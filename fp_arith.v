==> flow/design.v <==
module addfp #(parameter AWIDTH = 5, A_FR = 4, BWIDTH = 5, B_FR = 4, OWIDTH = 6, O_FR = 4)(a, b, s);
input signed [AWIDTH-1:0] a;
input signed [BWIDTH-1:0] b;
output signed [OWIDTH-1:0] s;
localparam integer MAX_FR = (A_FR > B_FR) ? A_FR : B_FR;
localparam integer SHIFT = MAX_FR - O_FR;
function automatic signed [OWIDTH-1:0] signext_a;
input signed [AWIDTH-1:0] in;
begin
if(OWIDTH > AWIDTH)
signext_a = {{(OWIDTH-AWIDTH){in[AWIDTH-1]}}, in};
else if (OWIDTH == AWIDTH)
signext_a = in;
else
signext_a = in[OWIDTH-1:0];
end
endfunction
function automatic signed [OWIDTH-1:0] signext_b;
input signed [BWIDTH-1:0] in;
begin
if(OWIDTH > BWIDTH)
signext_b = {{(OWIDTH-BWIDTH){in[BWIDTH-1]}}, in};
else if (OWIDTH == BWIDTH)
signext_b = in;
else
signext_b = in[OWIDTH-1:0];
end
endfunction
wire signed [OWIDTH-1:0] a_ext = signext_a(a);
wire signed [OWIDTH-1:0] b_ext = signext_b(b);
wire signed [OWIDTH-1:0] a_align =
(A_FR < MAX_FR) ? (a_ext <<< (MAX_FR - A_FR)) : a_ext;
wire signed [OWIDTH-1:0] b_align =
(B_FR < MAX_FR) ? (b_ext <<< (MAX_FR - B_FR)) : b_ext;
wire signed [OWIDTH:0] sum = a_align + b_align;
assign s = (SHIFT >= 0) ? sum >>> SHIFT : sum <<< (-SHIFT);
endmodule
module mulfp #(parameter WIDTH = 8, IFR = 4, OWIDTH = 16, OFR = 5)(a, b, p, done, ack, start, clk, rst);
input wire signed [WIDTH-1:0] a, b;
input wire clk, rst, start;
output wire signed [OWIDTH-1:0] p;
output wire done, ack;
wire signed [(2*WIDTH)-1:0] prod;
localparam integer SHIFT = (2*IFR) - OFR;
assign p = (SHIFT >= 0) ? prod >>> SHIFT : prod <<< (-SHIFT);
mul #(.WIDTH(WIDTH))
mul_inst (.a(a), .b(b), .p(prod), .done(done),
.ack(ack), .start(start), .clk(clk), .rst(rst));
endmodule
module mul #(parameter WIDTH = 8)(a, b, p, done, ack, start, clk, rst);
input wire signed [WIDTH-1:0] a, b;
input wire clk, rst, start;
output reg [2*WIDTH-1:0] p;
output reg ack, done;
reg busy;
always @(posedge clk or posedge rst)
begin
if (rst)
begin
p <= 0;
ack <= 0;
done <= 0;
busy <= 0;
end
else
begin
done <= 0;
if (start && !busy)
begin
p <= a * b;
ack <= 1;
busy <= 1;
end
else if (!start && busy)
begin
ack <= 0;
done <= 1;
busy <= 0;
end
end
end
endmodule
Step by step through the tools: mulfp --
What the tools print for mulfp, step after step. Lines are those of the file above, counted from 1. A cell with - has no value.
Design: design top mulfp, clock clk, standard-cell library sky130hd, corner tt_025C_1v80

After elaboration --
Counts by Yosys on the flattened word-level netlist (proc, flatten, opt, wreduce; memories kept). Register bits leave out memories and registers merged into their read ports (data or address). Print and check cells are left out. Cells with the same type and inputs are merged into one.
Bit counts: register bits after elaboration 18, input bits 19, elaborated cells 13, output and inout bits 18
Cells by class: multiply operators 1, multiplexer cells 4, reduce/logical cells 5
Operator list (count):
- multiplier 8 x 8 -> 16 bit | 1
- 2-to-1 mux 1 bit | 4
- logical AND 1 bit | 2
- zero test 1 bit | 2
- nonzero test 2 bit | 1

Logic depth --
Depth = most cells in a row (Yosys ltp): at word level without a register or memory, in the mapped netlist without a sequential cell, where the memories' decode and read muxes count.
Logic depth: word-level depth 4, ABC_AREA 0, depth in mapped cells 18, depth with buffers taken out 18

Synthesis result --
Yosys stat after the flow's synthesis: flattened, memories mapped to cells. It holds for the ABC_AREA given above (unset counts as 0); a run with the other value may have another netlist. Totals and module areas in this step are rounded.
Mapped netlist: buffer cells 4, standard cells after synthesis 332, flip-flop cells 15, sequential part of the area 375 um^2, synthesis area 3100 um^2
Cells by type:
- sky130_fd_sc_hd__fa_1 | count 55, total area 1.1E+03 um^2
- sky130_fd_sc_hd__dfrtp_1 | count 15, total area 375.36 um^2
- sky130_fd_sc_hd__ha_1 | count 29, total area 362.848 um^2
- sky130_fd_sc_hd__inv_1 | count 91, total area 341.578 um^2
- sky130_fd_sc_hd__and2_1 | count 39, total area 243.984 um^2
- sky130_fd_sc_hd__mux2_2 | count 10, total area 112.608 um^2
- sky130_fd_sc_hd__xnor2_1 | count 12, total area 105.101 um^2
- sky130_fd_sc_hd__nand2_1 | count 22, total area 82.579 um^2
- sky130_fd_sc_hd__nor2b_1 | count 7, total area 43.792 um^2
- sky130_fd_sc_hd__nor2_1 | count 9, total area 33.782 um^2
- sky130_fd_sc_hd__o21ai_2 | count 3, total area 26.275 um^2
- sky130_fd_sc_hd__a21oi_1 | count 5, total area 25.024 um^2
- sky130_fd_sc_hd__o21ai_0 | count 5, total area 25.024 um^2
- sky130_fd_sc_hd__buf_4 | count 3, total area 22.522 um^2
- sky130_fd_sc_hd__o21a_1 | count 3, total area 22.522 um^2
- sky130_fd_sc_hd__xor2_1 | count 2, total area 17.517 um^2
- sky130_fd_sc_hd__a21o_1 | count 2, total area 15.014 um^2
- sky130_fd_sc_hd__nor3_1 | count 3, total area 15.014 um^2
Not listed: further types 14, cells in them 17. The figures by module come from a second, unflattened synthesis with its own total; it is not the netlist above.
Second synthesis, totals: cells (unflattened synthesis) 343, area (unflattened synthesis) 3270 um^2
Rows give one instance, submodules left out.
Modules:
- mul #(WIDTH=8) | times used 1, sequential area 450 um^2, cells 340, area 3240 um^2
- mulfp | times used 1, sequential area 0.0 um^2, cells 3, area 22.5 um^2

Path before layout --
Source: OpenSTA report_checks on the synthesized netlist (no wires, ideal clock, input and output delay 20% of the period each), path of least setup slack; recovery checks are left aside. Register names are those of the netlist, which keeps one name where synthesis merged equal registers.
Timing post-synthesis: path kind input -> register, start input port b[4], end register mul_inst.p[15], external input delay 1570 ps, data arrival time 5136 ps, required time 7725 ps, setup time 125 ps, launch time at the first pin 1570 ps, setup slack 2590 ps, period 7850 ps, buffers on the path 0, stages 16, path delay 3691 ps, synthesis period reached 5260 ps
"path delay" is the arrival time less input delay plus setup time. "stages": output pins that drive a net of the path, with the launching flip-flop's if there is one; two outputs of one cell count as two. "synthesis period reached" is the clock period less the worst setup slack; recovery checks do not enter. This is arithmetic on one report: input and output delays are still those of the set period (20% each). The rows between start and end are the longest chain of elaborated cells between them; the timing report does not say that the signal goes this way. Where chains are equally long, one stands for them. A line is the first line of the expression or statement that the cell stems from. Yosys adds cells for indexed reads and writes and turns some case tables into memories.
Between the ends, post-synthesis: path through sky130_fd_sc_hd__and2_1 -> sky130_fd_sc_hd__fa_1 -> sky130_fd_sc_hd__inv_1 -> sky130_fd_sc_hd__fa_1 -> sky130_fd_sc_hd__inv_1 -> sky130_fd_sc_hd__fa_1 -> sky130_fd_sc_hd__inv_1 -> sky130_fd_sc_hd__fa_1 -> sky130_fd_sc_hd__inv_1 -> sky130_fd_sc_hd__ha_1 -> sky130_fd_sc_hd__o211ai_1 -> sky130_fd_sc_hd__o21ai_2 -> sky130_fd_sc_hd__o21ai_2 -> sky130_fd_sc_hd__a31oi_2 -> sky130_fd_sc_hd__xnor2_1 -> sky130_fd_sc_hd__mux2_2, length of the longest elaborated chain 1, elaborated cells on any way between the ends 1, source lines of those cells 1, classes of those cells 1 x mul
Ends and longest elaborated chain, post-synthesis:
- start, declared | RTL line 39 | input wire signed [WIDTH-1:0] a, b;
- multiplier 8 x 8 -> 16 bit | RTL line 70 | p <= a * b;
- end, assigned | RTL line 60 | p <= 0;
- end, assigned | RTL line 70
- end, declared | RTL line 53 | output reg [2*WIDTH-1:0] p;

Timing after layout --
From the final timing report of record 1: the path of least setup slack in the routed layout; clock arrival at registers is part of the times. The report prints the path's times to 10 ps; the period is as set.
Timing post-layout: path kind input -> register, start input port b[0], end register mul_inst.p[15], launch time at the first pin 730 ps, external input delay 730 ps, setup time 110 ps, data arrival time 4430 ps, period 3650 ps, buffers on the path 1, setup slack -660 ps, stages 17, required time 3780 ps
The rows between start and end are the longest chain of elaborated cells between them; the timing report does not say that the signal goes this way. Where chains are equally long, one stands for them.
Between the ends, post-layout: path through sky130_fd_sc_hd__buf_8 -> sky130_fd_sc_hd__and2_4 -> sky130_fd_sc_hd__fa_1 -> sky130_fd_sc_hd__inv_2 -> sky130_fd_sc_hd__fa_1 -> sky130_fd_sc_hd__inv_2 -> sky130_fd_sc_hd__fa_1 -> sky130_fd_sc_hd__inv_2 -> sky130_fd_sc_hd__fa_1 -> sky130_fd_sc_hd__inv_2 -> sky130_fd_sc_hd__ha_4 -> sky130_fd_sc_hd__o211ai_1 -> sky130_fd_sc_hd__o21ai_2 -> sky130_fd_sc_hd__o21ai_2 -> sky130_fd_sc_hd__a31oi_2 -> sky130_fd_sc_hd__xnor2_1 -> sky130_fd_sc_hd__mux2_4, length of the longest elaborated chain 1, elaborated cells on any way between the ends 1, source lines of those cells 1, classes of those cells 1 x mul
Ends and longest elaborated chain, post-layout:
- start, declared | RTL line 39 | input wire signed [WIDTH-1:0] a, b;
- multiplier 8 x 8 -> 16 bit | RTL line 70 | p <= a * b;
- end, assigned | RTL line 60 | p <= 0;
- end, assigned | RTL line 70
- end, declared | RTL line 53 | output reg [2*WIDTH-1:0] p;

Subject: mulfp on sky130hd, stored results

Hello all,

Top module mulfp; platform sky130hd; tools Yosys and OpenROAD; 2 stored runs in no particular order. Input and output delays are each 20% of the period that was set; the output load is 0.01 pF.
"worst path time": the worst setup path's part of the clock period (all of it between registers, 20% less for each end at a port) less its slack. A launch clock that arrives late makes it longer, a capture clock that arrives late makes it shorter.
By "power" is meant OpenSTA's value without simulated activity: inputs other than the clock are taken to toggle once in ten clock periods, and the tool carries that through the logic.
"worst path time" is given in steps of 10 ps.
The measured numbers are rounded.

* Record 1 | settings: period_ns 3.65; CORE_UTILIZATION 56; SETUP_SLACK_MARGIN 0.69; PLACE_DENSITY_LB_ADDON 0.17; CORE_MARGIN 3; CELL_PAD_IN_SITES_GLOBAL_PLACEMENT 1; TNS_END_PERCENT 80; ABC_AREA 0; MAX_ROUTING_LAYER met5; CAP_MARGIN 20; SLEW_MARGIN 20 | results: sum of negative setup slack -4720 ps; mapped cell area after synthesis 3100 um^2; worst slack on setup checks -655 ps; die size 6460 um^2; power 3150 µW; post-route utilization 80.6%; worst path time 3580 ps; critical path kind input -> register
* Record 2 | settings: period_ns 5.58; CORE_UTILIZATION 52; CAP_MARGIN 20; CORE_MARGIN 2; SLEW_MARGIN 20 | results: worst slack on setup checks 256 ps; sum of negative setup slack 0 ps; die size 6590 um^2; worst path time 4210 ps; critical path kind input -> register; power 1540 µW; mapped cell area after synthesis 3100 um^2; post-route utilization 63.1%

Thanks
