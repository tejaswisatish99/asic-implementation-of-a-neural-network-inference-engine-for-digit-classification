==> flow/design.v <==
module argmax #(parameter WIDTH = 16, SIZE = 10, P = 4)
(data_flat, max_index, done, ack, start, clk, rst);
input wire rst, start, clk;
input wire signed [SIZE*WIDTH-1:0] data_flat;
output reg done, ack;
output reg [$clog2((SIZE>0)?SIZE:1)-1:0] max_index;
localparam IDLE = 1'b0;
localparam SCAN = 1'b1;
localparam signed [WIDTH-1:0] MIN_VAL = -(1 <<< (WIDTH-1));
reg state;
reg [$clog2(SIZE+P-1)-1:0] idx;
reg signed [WIDTH-1:0] max_val;
reg [$clog2(SIZE+P-1)-1:0] max_idx;
wire signed [WIDTH-1:0] vals [0:P-1];
genvar k;
generate
for (k = 0; k < P; k = k + 1)
begin : gen_vals
assign vals[k] =
((idx+k) < SIZE) ?
data_flat[(idx+k)*WIDTH +: WIDTH] : MIN_VAL;
end
endgenerate
reg signed [WIDTH-1:0] batch_max_val;
reg [$clog2(SIZE+P-1)-1:0] batch_max_idx;
integer i;
always @(max_val, max_idx, idx)
begin
batch_max_val = max_val;
batch_max_idx = max_idx;
for (i = 0; i < P; i = i + 1)
begin
if ((idx+$unsigned(i)) < SIZE && vals[i] > batch_max_val)
begin
batch_max_val = vals[i];
batch_max_idx = idx + $unsigned(i);
end
end
end
always @(posedge clk or posedge rst)
begin
if(rst)
begin
idx <= 0;
max_val <= MIN_VAL;
max_idx <= 0;
max_index <= 0;
done <= 0;
ack <= 0;
state <= IDLE;
end
else
begin
case (state)
IDLE: begin
ack <= 0;
max_val <= MIN_VAL;
done <= 0;
if (start)
begin
ack <= 1;
idx <= 0;
max_val <= data_flat[0 +: WIDTH];
max_idx <= 0;
state <= SCAN;
end
end
SCAN: begin
if (!start)
ack <= 0;
max_val <= batch_max_val;
max_idx <= batch_max_idx;
idx <= idx + P;
if (idx >= SIZE)
begin
state <= IDLE;
done <= 1;
max_index <= max_idx;
end
end
endcase
end
end
endmodule
Tool chain data of argmax
Tool output for the design above, in the order of the flow. Line numbers count from 1 in the design file above. Operators carry their Yosys type and port widths (W data, S select, Z words). Cell names lack the library's common part. Not given: --

Top: argmax. Clock input: clk. Library: sky130hd. Corner: tt_025C_1v80.

After elaboration
Yosys after proc, flatten, opt, wreduce and memory -nomap, before mapping. Memory bits, and registers merged into a memory's read port (data or address), are not among the register bits. Print and check cells are not counted. Equal cells are merged and count once.

The entry for $add $sub $neg reads 4. Reductions and logical operators: 6. The figure for muxes and demuxes is 24. Equality and inequality tests: 4. The figure for multiply operators is 0. The figure for shifts and indexed selects is 4. The entry for div/mod/pow operators reads 0. The entry for $lt $le $gt $ge reads 9. Under bitwise gates (word level) stands 1.

Operator list (number): $shiftx A160 B10 Y16 (3); $shiftx A160 B9 Y16 (1); $mux W16 (9); $lt A32 B4 Y1 const B (3); $gt A16 B16 Y1 (4); $pmux W16 S2 (1); $mux W4 (5); $pmux W4 S2 (2); $add A4 B2 Y5 const B (2); $pmux W1 S2 (3); $add A4 B1 Y5 const B (1); $ne A5 B1 Y1 const B (1); $logic_and A1 B1 Y1 (4); $ne A2 B2 Y1 const B (2); $reduce_and A2 Y1 (2); $add A4 B3 Y4 const B (1); $ge A4 B4 Y1 const B (1); $lt A4 B4 Y1 const B (1); $mux W1 (4); $ne A2 B1 Y1 const B (1); $not A1 Y1 (1).

The figure for bits in read-only memories is 0. The figure for memories is 0. Under bits in latches stands 0. The entry for output and inout bits reads 6. Under register bits stands 31. For bits in writable memories the number is 0. The entry for cells after elaboration reads 59. The figure for clocked read ports x word width is 0. The entry for input port bits reads 163.

Depth
Longest topological path by Yosys (ltp), each cell counted once; first at word level (registers and memories cut), then after technology mapping (sequential cells cut; the memories' decode and read muxes count).

Depth after elaboration: 15. The entry for ABC_AREA reads 0. Mapped depth: 46. Under mapped depth without buffers stands 37.

Netlist
The flow's flattened synthesis, as Yosys stat reports it; memories are mapped. The netlist is that of the ABC_AREA named above (0 if unset); the other value can give another one.

For buffer cells the number is 46. Under chip area (Yosys) stands 4872.2 sq um. The entry for standard cells after synthesis reads 670. Under area of sequential cells stands 726.9 sq um. Flip-flop cells: 29.

Cells by type (number): ha_1 (68); dfrtp_1 (28); mux2i_1 (65); nor2_1 (139); o21ai_0 (52); a21oi_1 (47); clkbuf_1 (37); nand2_1 (28); inv_1 (26); nor3_1 (17); nand4_1 (13); o211a_1 (8); a32oi_1 (9); a211oi_1 (10); a21o_1 (10); o31ai_1 (10); nand3_1 (12); a31oi_1 (8).

Not listed: further types 37, cells in them 83.

Path before layout
Path of least setup slack by OpenSTA after synthesis, without wires, with an ideal clock, recovery checks aside; 20% of the period is set as input and as output delay. Where synthesis merged equal registers, the netlist keeps one of their names.

Kind: input -> register. Start: input data_flat[77]. End: register max_idx[0]. The entry for setup time reads 76 ps. The figure for period is 19500 ps. For delay of the path the number is 8661 ps. Slack: 6939 ps. Required time: 19424 ps. Under path buffers stands 6. Under stages stands 42. The figure for arrival time is 12485 ps. Under synthesis period reached stands 12561 ps.

"delay of the path" is the arrival time less input delay plus setup time. "stages" counts driving pins, that of a launching flip-flop among them; a cell with two outputs on the path counts twice. "synthesis period reached" is the clock period less the worst setup slack; recovery checks do not enter. This is arithmetic on one report: input and output delays are still those of the set period (20% each). Between the ends stands the longest chain of elaborated cells between them, by number of cells; it is not shown to be the way that was timed. Of several equally long chains one is given. A line is the first line of the expression or statement that the cell stems from. Yosys adds cells for indexed reads and writes and turns some case tables into memories. A register here has more assigning lines than the two given.

Cells stage by stage: mux2i_1 nor2_1 a21oi_1 nor2_1 ha_1 a21o_1 a21o_1 a2111o_1 o311a_1 buf_6 or2_4 clkbuf_1 o21ai_0 ha_1 a211oi_1 nor2_1 nor4b_1 o31a_1 (+6 left out) nand4_1 nor3_1 a2bb2oi_1 nor4bb_1 or2_2 clkbuf_1 clkbuf_1 nor3_1 a211oi_1 ha_1 a21oi_1 o21ai_0 a211o_1 o2111ai_1 nand2_1 or4_4 mux2_4 o21ai_1. The entry for length of the longest elaborated chain reads 15. For elaborated cells on any way between the ends the number is 26. Classes of those cells: compare (4); eq/ne (1); shift (4); mux (12); reduce/logical (5).

Ends and longest elaborated chain, post-synthesis: start, declared (line 4) `input wire signed [SIZE*WIDTH-1:0] data_flat;`; $shiftx A160 B9 Y16 (line 21) `data_flat[(idx+k)*WIDTH +: WIDTH] : MIN_VAL;`; $mux W16 (line 20) `((idx+k) < SIZE) ?`; $gt A16 B16 Y1 (line 33) `if ((idx+$unsigned(i)) < SIZE && vals[i] > batch_max_val)`; $logic_and A1 B1 Y1 (line 33); $mux W16 (line 33); $gt A16 B16 Y1 (line 33); $logic_and A1 B1 Y1 (line 33); $mux W16 (line 33); $gt A16 B16 Y1 (line 33); $logic_and A1 B1 Y1 (line 33); $mux W16 (line 33); $gt A16 B16 Y1 (line 33); $logic_and A1 B1 Y1 (line 33); $mux W4 (line 33); $pmux W4 S2 (line 54) `case (state)`; end, assigned (line 46) `max_idx <= 0;`; end, assigned (line 72) `max_idx <= batch_max_idx;`; end, declared (line 13) `reg [$clog2(SIZE+P-1)-1:0] max_idx;`.

Timing after layout
Path of least setup slack in the final report of job 1 (OpenROAD, finished layout, wires in). Where an end is a register, its clock arrival counts in the times. The path's times are printed in steps of 10 ps; the period is the one set.

Kind: input -> register. Start: input data_flat[74]. End: register max_val[0]. The figure for arrival time is 10670 ps. Under path buffers stands 9. The figure for period is 10900 ps. Required time: 11030 ps. Under stages stands 42. Slack: 360 ps. The entry for setup time reads 140 ps.

Between the ends stands the longest chain of elaborated cells between them, by number of cells; it is not shown to be the way that was timed. Of several equally long chains one is given. A register here has more assigning lines than the two given.

Cells stage by stage: clkdlybuf4s50_1 mux2i_1 nor2_1 a21oi_2 nor2_1 ha_1 nand2_1 nor3_2 a2111o_1 o311a_4 or2_4 buf_6 a21o_4 ha_4 a211o_1 nor4b_4 o211ai_1 buf_4 (+6 left out) nand4_1 nor2_1 a211o_1 buf_6 a211oi_4 or2_4 buf_6 nor3_4 a211oi_2 buf_4 ha_4 nand4_1 nor3_4 buf_4 a2111o_1 or3_4 and3_1 a221o_1. The entry for length of the longest elaborated chain reads 15. For elaborated cells on any way between the ends the number is 21. Classes of those cells: compare (4); shift (4); mux (9); reduce/logical (4).

Ends and longest elaborated chain, post-layout: start, declared (line 4) `input wire signed [SIZE*WIDTH-1:0] data_flat;`; $shiftx A160 B9 Y16 (line 21) `data_flat[(idx+k)*WIDTH +: WIDTH] : MIN_VAL;`; $mux W16 (line 20) `((idx+k) < SIZE) ?`; $gt A16 B16 Y1 (line 33) `if ((idx+$unsigned(i)) < SIZE && vals[i] > batch_max_val)`; $logic_and A1 B1 Y1 (line 33); $mux W16 (line 33); $gt A16 B16 Y1 (line 33); $logic_and A1 B1 Y1 (line 33); $mux W16 (line 33); $gt A16 B16 Y1 (line 33); $logic_and A1 B1 Y1 (line 33); $mux W16 (line 33); $gt A16 B16 Y1 (line 33); $logic_and A1 B1 Y1 (line 33); $mux W16 (line 33); $pmux W16 S2 (line 54) `case (state)`; end, assigned (line 63) `max_val <= data_flat[0 +: WIDTH];`; end, assigned (line 71) `max_val <= batch_max_val;`; end, declared (line 12) `reg signed [WIDTH-1:0] max_val;`.

## Implementation results

Flow measurements of argmax on sky130hd: 2 stored runs with different settings, listed in no order. Input and output delays are each 20% of the period that was set; the output load is 0.01 pF. "time of the worst setup path" means the part of the period allowed to the worst setup path (the constraints hold back 20% at inputs and 20% at outputs) less its slack; where the path has registers, the arrival times of their clocks count too. "time of the worst setup path" is known to 10 ps.

Job 1 has these settings: period_ns 10.9; CORE_UTILIZATION 15; SETUP_SLACK_MARGIN 0.07; PLACE_DENSITY_LB_ADDON 0.16; ABC_AREA 0; CAP_MARGIN 10; SLEW_MARGIN 10; MIN_ROUTING_LAYER met1; CORE_MARGIN 2. For the total negative slack on setup checks the run shows 0 ps. For the worst hold slack after layout the run shows 487 ps. The chip area in the Yosys report stands at 4872.2 sq um. The measured time of the worst setup path is 8360 ps. Critical path type: input -> register. The standard-cell area after routing is 9051.2 sq um. The worst slack on setup checks comes to 359 ps. The total die area is 33938.9 sq um.

Job 2 has these settings: period_ns 7.92; CORE_UTILIZATION 26; PLACE_DENSITY_LB_ADDON 0.16; HOLD_SLACK_MARGIN 0.26; CORE_ASPECT_RATIO 0.6; CORE_MARGIN 2; CTS_CLUSTER_SIZE 44; MAX_ROUTING_LAYER met4; CAP_MARGIN 20; SLEW_MARGIN 20. For the worst hold slack after layout the run shows 480 ps. For the total negative slack on setup checks the run shows -30568 ps. The measured time of the worst setup path is 7990 ps. Critical path type: input -> register. The chip area in the Yosys report stands at 4872.2 sq um. The worst slack on setup checks comes to -1652 ps. The standard-cell area after routing is 9703.1 sq um. The total die area is 19886.1 sq um.
